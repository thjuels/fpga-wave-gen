==> flow/design.v <==
module seven_seg_controller (
    input  wire        clk,
    input  wire        rst_n,
    input  wire [19:0] value,       
    input  wire [3:0]  mode,        
    input  wire [2:0]  cursor,      
    output reg  [6:0]  seg,         
    output reg  [3:0]  an,          
    output reg         dp           
);
    parameter REFRESH_DIVIDER = 100000;
    reg [16:0] refresh_counter;
    reg [1:0]  digit_select;
    always @(posedge clk or negedge rst_n) begin
        if (!rst_n) begin
            refresh_counter <= 17'd0;
            digit_select <= 2'd0;
        end else begin
            if (refresh_counter >= REFRESH_DIVIDER - 1) begin
                refresh_counter <= 17'd0;
                digit_select <= digit_select + 1'b1;
            end else begin
                refresh_counter <= refresh_counter + 1'b1;
            end
        end
    end
    reg [3:0] digit0, digit1, digit2, digit3, digit4, digit5;
    reg [23:0] bcd_temp;  
    integer j;
    always @(*) begin
        bcd_temp = 24'd0;
        for (j = 19; j >= 0; j = j - 1) begin
            if (bcd_temp[3:0] >= 5)   bcd_temp[3:0]   = bcd_temp[3:0] + 4'd3;
            if (bcd_temp[7:4] >= 5)   bcd_temp[7:4]   = bcd_temp[7:4] + 4'd3;
            if (bcd_temp[11:8] >= 5)  bcd_temp[11:8]  = bcd_temp[11:8] + 4'd3;
            if (bcd_temp[15:12] >= 5) bcd_temp[15:12] = bcd_temp[15:12] + 4'd3;
            if (bcd_temp[19:16] >= 5) bcd_temp[19:16] = bcd_temp[19:16] + 4'd3;
            if (bcd_temp[23:20] >= 5) bcd_temp[23:20] = bcd_temp[23:20] + 4'd3;
            bcd_temp = {bcd_temp[22:0], value[j]};
        end
        digit0 = bcd_temp[3:0];
        digit1 = bcd_temp[7:4];
        digit2 = bcd_temp[11:8];
        digit3 = bcd_temp[15:12];
        digit4 = bcd_temp[19:16];
        digit5 = bcd_temp[23:20];
    end
    reg [3:0] current_digit;
    always @(*) begin
        case (digit_select)
            2'd0: current_digit = digit0;
            2'd1: current_digit = digit1;
            2'd2: current_digit = digit2;
            2'd3: current_digit = digit3;
        endcase
    end
    always @(*) begin
        case (digit_select)
            2'd0: an = 4'b1110;
            2'd1: an = 4'b1101;
            2'd2: an = 4'b1011;
            2'd3: an = 4'b0111;
        endcase
    end
    always @(*) begin
        case (current_digit)
            4'd0: seg = 7'b1000000;   
            4'd1: seg = 7'b1111001;   
            4'd2: seg = 7'b0100100;   
            4'd3: seg = 7'b0110000;   
            4'd4: seg = 7'b0011001;   
            4'd5: seg = 7'b0010010;   
            4'd6: seg = 7'b0000010;   
            4'd7: seg = 7'b1111000;   
            4'd8: seg = 7'b0000000;   
            4'd9: seg = 7'b0010000;   
            4'd10: seg = 7'b0001000;  
            4'd11: seg = 7'b0000011;  
            4'd12: seg = 7'b1000110;  
            4'd13: seg = 7'b0100001;  
            4'd14: seg = 7'b0000110;  
            4'd15: seg = 7'b0001110;  
        endcase
    end
    always @(*) begin
        case (mode)
            4'd0: begin  
                if (digit_select == cursor[1:0] && cursor < 3'd4)
                    dp = 1'b0;  
                else
                    dp = 1'b1;
            end
            4'd1: dp = 1'b1;   
            4'd2: dp = 1'b1;   
            4'd3: dp = (digit_select == 2'd1) ? 1'b0 : 1'b1;   
            4'd4: dp = (digit_select == 2'd1) ? 1'b0 : 1'b1;   
            default: dp = 1'b1;
        endcase
    end
endmodule
## From RTL to reports: seven_seg_controller

Tool output for the design above, in the order of the flow.
Lines are those of the file above, counted from 1.
Operators: Yosys type, input widths -> output width; for muxes data width and select width s.
The mark n/a stands for no value.

| inputs | value |
|---|---|
| top module | seven_seg_controller |
| clock port | clk |
| standard-cell library | sky130hd |
| timing corner | tt_025C_1v80 |

## Word-level counts

Source: Yosys, flattened and elaborated, memories not mapped. Widths are those after wreduce; folded enables and synchronous resets count as part of the registers. Registers that Yosys merges into a memory's read port (data or address) are not register bits. Print and check cells do not count.
Yosys's memory passes give these memory sizes; they may raise the number of words (mostly to a power of two), join words into wider ones and drop unused or constant bits.

| cells by class | value |
|---|---|
| $add $sub $neg | 72 |
| order comparisons | 72 |
| eq/ne operators | 6 |
| mux-type cells | 76 |
| reductions and logical operators | 4 |

Operators with widths:

| operator | count |
|---|---|
| $ge 4x3->1 const B | 66 |
| $add 4x2->4 const B | 51 |
| $mux 4 | 51 |
| $mux 3 | 19 |
| $add 3x2->3 const B | 15 |
| $pmux 4 s4 | 2 |
| $add 17x1->17 const B | 1 |
| $ge 17x17->1 const B | 1 |
| $mux 17 | 1 |
| $add 1x2->3 const AB | 3 |
| $ge 1x3->1 const AB | 3 |
| $eq 2x2->1 const B | 2 |
| $eq 4x2->1 const B | 1 |
| $eq 4x3->1 const B | 1 |
| $logic_not 4->1 | 1 |
| $add 1x2->3 const B | 1 |
| $ge 1x3->1 const B | 1 |
| $lt 3x3->1 const B | 1 |
| $add 2x1->2 const B | 1 |
| $eq 2x1->1 const B | 1 |
| $eq 2x2->1 | 1 |
| $logic_not 2->1 | 1 |
| $reduce_or 2->1 | 1 |
| $pmux 1 s2 | 1 |
| $mux 1 | 2 |
| $logic_and 1x1->1 | 1 |

| storage and ports | value |
|---|---|
| register bits after elaboration | 19 |
| bits in read-only memories | 112 |
| memory cells | 1 |
| input bits | 29 |
| output and inout port bits | 12 |
| cells after elaboration | 233 |

Memory list:

| name | words | bits a word | rd ports | wr ports | RTL line | source |
|---|---|---|---|---|---|---|
| (no name shown) | 16 | 7 | 1 | 0 | 66 | `case (current_digit)` |

## Depth

Yosys ltp: most cells in a row. Word level: on the elaborated netlist, between registers, memories and ports. Mapped: between sequential cells and ports; inverters and the memories' decode and read muxes count.

| logic depth | value |
|---|---|
| word-level depth | 39 |
| ABC_AREA | 0 |
| mapped depth | 86 |
| depth with buffers taken out | 85 |

## Synthesis result

Yosys stat after the flow's synthesis: flattened, memories mapped to cells. It holds for the ABC_AREA given above (unset counts as 0); a run with the other value may have another netlist.
Totals and module areas in this step are rounded.

| mapped netlist | value |
|---|---|
| cells in the netlist | 1,340 |
| synthesis area | 9,300 um^2 |
| sequential area | 475 um^2 |
| flip-flops | 19 |
| buffers | 55 |

Cells by type:

| type | count | area in all (um^2) |
|---|---|---|
| sky130_fd_sc_hd__ha_1 | 52 | 650.624 |
| sky130_fd_sc_hd__dfrtp_1 | 19 | 475.456 |
| sky130_fd_sc_hd__nor2_1 | 124 | 465.446 |
| sky130_fd_sc_hd__a21oi_1 | 80 | 400.384 |
| sky130_fd_sc_hd__nand2_1 | 106 | 397.882 |
| sky130_fd_sc_hd__mux2i_1 | 33 | 330.317 |
| sky130_fd_sc_hd__nor3_1 | 59 | 295.283 |
| sky130_fd_sc_hd__o21ai_0 | 59 | 295.283 |
| sky130_fd_sc_hd__nand3_1 | 58 | 290.278 |
| sky130_fd_sc_hd__o211ai_1 | 38 | 285.274 |
| sky130_fd_sc_hd__inv_1 | 65 | 243.984 |
| sky130_fd_sc_hd__xnor2_1 | 23 | 201.443 |
| sky130_fd_sc_hd__a31oi_1 | 27 | 168.912 |
| sky130_fd_sc_hd__a211oi_1 | 22 | 165.158 |
| sky130_fd_sc_hd__a21o_1 | 22 | 165.158 |
| sky130_fd_sc_hd__mux2_2 | 14 | 157.651 |
| sky130_fd_sc_hd__nand2b_1 | 24 | 150.144 |
| sky130_fd_sc_hd__o21a_1 | 20 | 150.144 |

Other cell types: 101; their cells: 495.

## Timing after synthesis

Path of least setup slack by OpenSTA after synthesis, without wires, with an ideal clock, recovery checks aside; 20% of the period is set as input and as output delay. Where synthesis merged equal registers, the netlist keeps one of their names.

| timing path after synthesis | value |
|---|---|
| kind | input -> output |
| start point | input port value[17] |
| end point | output port seg[4] |
| period | 26.3 ns |
| input delay | 5.260 ns |
| arrival | 20.661 ns |
| required time | 21.040 ns |
| setup slack | 0.379 ns |
| path delay | 15.401 ns |
| stages on the path | 79 |
| period reached after synthesis | 25.921 ns |

"path delay" = arrival - input delay + setup time.
At an output port there is no setup time.
"stages on the path": output pins that drive a net of the path, with the launching flip-flop's if there is one; two outputs of one cell count as two.
"period reached after synthesis" is the clock period less the worst setup slack; recovery checks do not enter. This is arithmetic on one report: input and output delays are still those of the set period (20% each).
The rows between start and end are the longest chain of elaborated cells between them; the timing report does not say that the signal goes this way. Where chains are equally long, one stands for them.
Each line given opens the expression or statement behind the cell; cells for indexed reads and writes are added by Yosys, which also makes memories of some case tables.
The chain passes a memory read, where the word-level depth is cut; so it can be longer than that depth.

| on the way, after synthesis | value |
|---|---|
| path through | sky130_fd_sc_hd__buf_2 -> sky130_fd_sc_hd__inv_1 -> sky130_fd_sc_hd__ha_1 -> sky130_fd_sc_hd__inv_1 -> sky130_fd_sc_hd__ha_1 -> sky130_fd_sc_hd__a21oi_2 -> sky130_fd_sc_hd__xnor2_2 -> sky130_fd_sc_hd__inv_1 -> sky130_fd_sc_hd__ha_1 -> sky130_fd_sc_hd__and2b_1 -> sky130_fd_sc_hd__o21ai_2 -> sky130_fd_sc_hd__a21oi_2 -> sky130_fd_sc_hd__xnor2_1 -> sky130_fd_sc_hd__ha_1 -> sky130_fd_sc_hd__and2b_1 -> sky130_fd_sc_hd__nor2_1 -> sky130_fd_sc_hd__nor2_1 -> sky130_fd_sc_hd__a221o_1 -> [... 43 more ...] -> sky130_fd_sc_hd__o22ai_1 -> sky130_fd_sc_hd__ha_1 -> sky130_fd_sc_hd__nor4b_1 -> sky130_fd_sc_hd__o31a_1 -> sky130_fd_sc_hd__mux2i_1 -> sky130_fd_sc_hd__inv_1 -> sky130_fd_sc_hd__ha_1 -> sky130_fd_sc_hd__o21a_1 -> sky130_fd_sc_hd__o32a_1 -> sky130_fd_sc_hd__o21a_1 -> sky130_fd_sc_hd__o31ai_2 -> sky130_fd_sc_hd__ha_1 -> sky130_fd_sc_hd__o21ai_0 -> sky130_fd_sc_hd__o41ai_1 -> sky130_fd_sc_hd__inv_1 -> sky130_fd_sc_hd__ha_1 -> sky130_fd_sc_hd__mux2_2 -> sky130_fd_sc_hd__o21ai_0 |
| length of the longest elaborated chain | 36 |
| elaborated cells between the ends (all ways) | 188 |
| source lines of those cells | 6 |

RTL lines, path after synthesis:

| what | RTL line | source |
|---|---|---|
| start, declared | 4 | `input  wire [19:0] value,` |
| $add 4x2->4 | 33 | `if (bcd_temp[3:0] >= 5)   bcd_temp[3:0]   = bcd_temp[3:0] + 4'd3;` |
| $mux 4 | 33 |  |
| $ge 4x3->1 | 33 |  |
| $mux 4 | 33 |  |
| $ge 4x3->1 | 33 |  |
| $mux 4 | 33 |  |
| $ge 4x3->1 | 33 |  |
| [... 22 more ...] | n/a |  |
| $mux 4 | 33 |  |
| $add 4x2->4 | 34 | `if (bcd_temp[7:4] >= 5)   bcd_temp[7:4]   = bcd_temp[7:4] + 4'd3;` |
| $mux 4 | 34 |  |
| $add 4x2->4 | 35 | `if (bcd_temp[11:8] >= 5)  bcd_temp[11:8]  = bcd_temp[11:8] + 4'd3;` |
| $mux 4 | 35 |  |
| $pmux 4 s4 | 50 | `case (digit_select)` |
| $mem_v2 16x7 | 66 | `case (current_digit)` |
| end, declared | 7 | `output reg  [6:0]  seg,` |

## Path in the finished layout

Path of least setup slack in the final report of entry A (OpenROAD, finished layout, wires in). Where an end is a register, its clock arrival counts in the times.

| timing path post-layout | value |
|---|---|
| kind | input -> output |
| start point | input port value[18] |
| end point | output port seg[3] |
| period | 30.8 ns |
| input delay | 6.16 ns |
| arrival | 23.16 ns |
| required time | 24.64 ns |
| setup slack | 1.48 ns |
| stages on the path | 79 |

The rows between start and end are the longest chain of elaborated cells between them; the timing report does not say that the signal goes this way. Where chains are equally long, one stands for them.
The chain passes a memory read, where the word-level depth is cut; so it can be longer than that depth.

| on the way, post-layout | value |
|---|---|
| path through | sky130_fd_sc_hd__clkdlybuf4s50_1 -> sky130_fd_sc_hd__inv_1 -> sky130_fd_sc_hd__ha_1 -> sky130_fd_sc_hd__inv_1 -> sky130_fd_sc_hd__ha_2 -> sky130_fd_sc_hd__a21oi_4 -> sky130_fd_sc_hd__xnor2_2 -> sky130_fd_sc_hd__inv_1 -> sky130_fd_sc_hd__ha_1 -> sky130_fd_sc_hd__and2b_1 -> sky130_fd_sc_hd__o21ai_4 -> sky130_fd_sc_hd__a21oi_4 -> sky130_fd_sc_hd__xnor2_1 -> sky130_fd_sc_hd__ha_1 -> sky130_fd_sc_hd__and2b_1 -> sky130_fd_sc_hd__nor2_2 -> sky130_fd_sc_hd__nor2_1 -> sky130_fd_sc_hd__a221o_1 -> [... 43 more ...] -> sky130_fd_sc_hd__nor4b_1 -> sky130_fd_sc_hd__o31a_1 -> sky130_fd_sc_hd__mux2i_2 -> sky130_fd_sc_hd__inv_1 -> sky130_fd_sc_hd__ha_1 -> sky130_fd_sc_hd__o21a_1 -> sky130_fd_sc_hd__o32a_1 -> sky130_fd_sc_hd__o21a_1 -> sky130_fd_sc_hd__o31ai_2 -> sky130_fd_sc_hd__ha_1 -> sky130_fd_sc_hd__nand2b_1 -> sky130_fd_sc_hd__a2111oi_4 -> sky130_fd_sc_hd__o41ai_4 -> sky130_fd_sc_hd__inv_1 -> sky130_fd_sc_hd__ha_1 -> sky130_fd_sc_hd__mux2i_1 -> sky130_fd_sc_hd__a211oi_1 -> sky130_fd_sc_hd__clkdlybuf4s50_1 |
| length of the longest elaborated chain | 38 |
| elaborated cells between the ends (all ways) | 200 |
| source lines of those cells | 6 |

RTL lines, path post-layout:

| what | RTL line | source |
|---|---|---|
| start, declared | 4 | `input  wire [19:0] value,` |
| $add 4x2->4 | 33 | `if (bcd_temp[3:0] >= 5)   bcd_temp[3:0]   = bcd_temp[3:0] + 4'd3;` |
| $mux 4 | 33 |  |
| $ge 4x3->1 | 33 |  |
| $mux 4 | 33 |  |
| $ge 4x3->1 | 33 |  |
| $mux 4 | 33 |  |
| $ge 4x3->1 | 33 |  |
| [... 24 more ...] | n/a |  |
| $mux 4 | 33 |  |
| $add 4x2->4 | 34 | `if (bcd_temp[7:4] >= 5)   bcd_temp[7:4]   = bcd_temp[7:4] + 4'd3;` |
| $mux 4 | 34 |  |
| $add 4x2->4 | 35 | `if (bcd_temp[11:8] >= 5)  bcd_temp[11:8]  = bcd_temp[11:8] + 4'd3;` |
| $mux 4 | 35 |  |
| $pmux 4 s4 | 50 | `case (digit_select)` |
| $mem_v2 16x7 | 66 | `case (current_digit)` |
| end, declared | 7 | `output reg  [6:0]  seg,` |

# Flow runs of seven_seg_controller

seven_seg_controller through Yosys and OpenROAD on sky130hd: 2 stored runs, unordered, with their settings and measured results. The constraints put input and output delay at 20% of the set period each and load the outputs with 0.01 pF.
"period achieved" means the clock period less the worst setup slack. The figure is calculated, with input and output delays left at 20% of the set period.
"time used up by the worst setup path" is the time allowed to the run's worst setup path (the clock period less input and output delay, where it has them) less its slack. Clock arrival times count: a late capture clock shortens it, a late launch clock lengthens it.
Measured values are rounded.
A setting shown as n/a is not set for that run.

| run | period_ns | CORE_UTILIZATION | CAP_MARGIN | CORE_MARGIN | SLEW_MARGIN | SETUP_SLACK_MARGIN | PLACE_DENSITY_LB_ADDON | CORE_ASPECT_RATIO | ABC_AREA | GPL_TIMING_DRIVEN | CTS_CLUSTER_DIAMETER | utilization of the finished layout (%) | sum of negative setup slack (ns) | standard-cell area after layout (um^2) | period achieved (ns) | worst setup slack after layout (ns) | time used up by the worst setup path (ns) | type of the worst setup path | worst hold slack (ns) | cell area after synthesis (um^2) | die size (um^2) |
|---|---|---|---|---|---|---|---|---|---|---|---|---|---|---|---|---|---|---|---|---|---|
| entry A | 30.8 | 39 | 20 | 2 | 20 | n/a | n/a | n/a | n/a | n/a | n/a | 43.0 | 0.000 | 10,100 | 29.320 | 1.48 | 17.00 | input -> output | 0.482 | 9,300 | 25,100 |
| entry B | 42.8 | 41 | 40 | 2 | 0 | 5.0 | 0.01 | 0.61 | 1 | 0 | 74 | 47.3 | 0.000 | 7,200 | 31.760 | 11.0 | 14.64 | input -> output | 0.465 | 6,460 | 16,800 |
